==> flow/design.v <==
`timescale 1 ns / 100 ps
module make_A_close_to_B (Ain, Bin, Start, Ack, Clk, Reset, 
				Flag, Qi, Qc, Qd, A);
input [11:0] Ain, Bin;
input Start, Ack, Clk, Reset;
output Flag;   
output Qi, Qc, Qd;
output [11:0] A;
reg [11:0] A, B;
reg [2:0] state;
reg Flag;
localparam
INI	= 3'b001,
ADJ	= 3'b010,
DONE = 3'b100;
assign {Qd, Qc, Qi} = state;
always @(posedge Clk, posedge Reset) 
  begin  : CU_n_DU
    if (Reset)
       begin
          state <= INI;
	      A <= 12'bXXXXXXXXXXXX;         
	      B <= 12'bXXXXXXXXXXXX;	     
		  Flag <= 1'bX;                  
	    end
    else
       begin
         (* full_case, parallel_case *)
         case (state)
	        INI	: 
	          begin
		         if (Start)
		           state <= ADJ;
		           A <= Ain;
		           B <= Bin;
		           Flag <= 0;
	          end
	        ADJ	:   
	          begin
 	          end
	        DONE	:
	          begin  
		         if (Ack)
		           state <= INI;
		       end    
      endcase
    end 
  end
endmodule  
Tool chain data of make_A_close_to_B:

What the tools print for make_A_close_to_B, step after step.
Lines are those of the file above, counted from 1.
Cell names lack the library's common part.
A cell with n/a has no value.

* design top: make_A_close_to_B
* clock: Clk
* library: sky130hd
* corner: tt_025C_1v80

Word level:

Source: Yosys, flattened and elaborated, memories not mapped. Widths are those after wreduce. Registers that Yosys merges into a memory's read port (data or address) are not register bits. Print and check cells do not count. Equal cells are merged and count once.

* muxes and demuxes: 3
* reduce/logical cells: 2
* equality and inequality tests: 4

Operator list (number)
* case mux 3 bit (select 2 bit): 1
* two-way mux 3 bit: 2
* != test 2 bit (second input constant): 2
* == test 3 x 1 -> 1 bit (second input constant): 1
* == test 3 bit (second input constant): 1
* AND reduction 3 bit: 1
* nonzero test 2 bit: 1

* bits of input ports: 28
* register bits after elaboration: 15
* output and inout port bits: 16
* word-level cells: 11

Longest topological paths:

Depth = most cells in a row (Yosys ltp): at word level without a register or memory, in the mapped netlist without a sequential cell, where the memories' decode and read muxes count.

* depth in word-level cells: 3
* ABC_AREA: 1
* mapped depth: 5
* depth with buffers taken out: 4

Mapped cells and area:

The flow's flattened synthesis, as Yosys stat reports it; memories are mapped. The netlist is that of the ABC_AREA named above (0 if unset); the other value can give another one.
Totals and module areas in this step are rounded.

* flip-flop cells: 14
* chip area (Yosys): 570 sq um
* standard cells after synthesis: 62
* buffers: 5
* area of sequential cells: 350 sq um

Cell types
* dfrtp_1: number 13, area in all 325.312 sq um
* nand2_1: number 25, area in all 93.84 sq um
* nand3_1: number 13, area in all 65.062 sq um
* dfstp_2: number 1, area in all 26.275 sq um
* buf_4: number 3, area in all 22.522 sq um
* buf_6: number 1, area in all 11.261 sq um
* a21boi_0: number 1, area in all 7.507 sq um
* nand2_2: number 1, area in all 6.256 sq um
* buf_2: number 1, area in all 5.005 sq um
* conb_1: number 1, area in all 3.754 sq um
* inv_1: number 1, area in all 3.754 sq um
* inv_2: number 1, area in all 3.754 sq um

Worst setup path after synthesis:

Path of least setup slack by OpenSTA after synthesis, without wires, with an ideal clock, recovery checks aside; 20% of the period is set as input and as output delay. Where synthesis merged equal registers, the netlist keeps one of their names.

* path kind: register to output
* from: register state[0]
* to: output port Qi
* period: 2680 ps
* stages on the path: 1
* path buffers: 0
* arrival: 575 ps
* time at the first pin: 0 ps
* delay of the path: 575 ps
* external output delay: 536 ps
* setup slack: 1569 ps
* data required time: 2144 ps
* synthesis period reached: 1111 ps

"delay of the path" = arrival - input delay + setup time.
At an output port there is no setup time.
"stages on the path" counts driving pins, that of a launching flip-flop among them; a cell with two outputs on the path counts twice.
"synthesis period reached" is the clock period less the worst setup slack; recovery checks do not enter. This is arithmetic on one report: input and output delays are still those of the set period (20% each).
At most two assigning lines are given for a register; there are more.

* cell sequence: dfstp_2
* length of the longest elaborated chain: 0
* elaborated cells between the ends (all ways): 0
* RTL lines with such cells: 0

RTL lines, path post-synthesis
* start: declaration: line 10 `reg [2:0] state;`
* start: assignment: line 21 `state <= INI;`
* start: assignment: line 33 `state <= ADJ;`
* end: declaration: line 7 `output Qi, Qc, Qd;`

# Flow runs of make_A_close_to_B

make_A_close_to_B: 2 stored runs of the Yosys and OpenROAD flow on sky130hd. The settings differ; the order carries no meaning. The constraints put input and output delay at 20% of the set period each and load the outputs with 0.01 pF.

### Record 1

Settings: `period_ns=0.868`, `CORE_UTILIZATION=56`, `SETUP_SLACK_MARGIN=0.21`, `PLACE_DENSITY_LB_ADDON=0.06`, `CORE_ASPECT_RATIO=1.35`, `CELL_PAD_IN_SITES_GLOBAL_PLACEMENT=0`, `ABC_AREA=1`, `CTS_CLUSTER_SIZE=59`, `CTS_CLUSTER_DIAMETER=68`, `MIN_ROUTING_LAYER=met2`, `MAX_ROUTING_LAYER=met5`, `CAP_MARGIN=20`, `CORE_MARGIN=2`, `SLEW_MARGIN=20`

Not finished: floorplanning ended with error PDN-0185.

### Record 2

Settings: `period_ns=0.882`, `CORE_UTILIZATION=57`, `SETUP_SLACK_MARGIN=-0.01`, `PLACE_DENSITY_LB_ADDON=0.16`, `CELL_PAD_IN_SITES_GLOBAL_PLACEMENT=1`, `ABC_AREA=1`, `GPL_ROUTABILITY_DRIVEN=1`, `CAP_MARGIN=35`, `MAX_ROUTING_LAYER=met4`, `CORE_MARGIN=2`, `SLEW_MARGIN=20`

Not finished: placement ended with error FLW-0024.
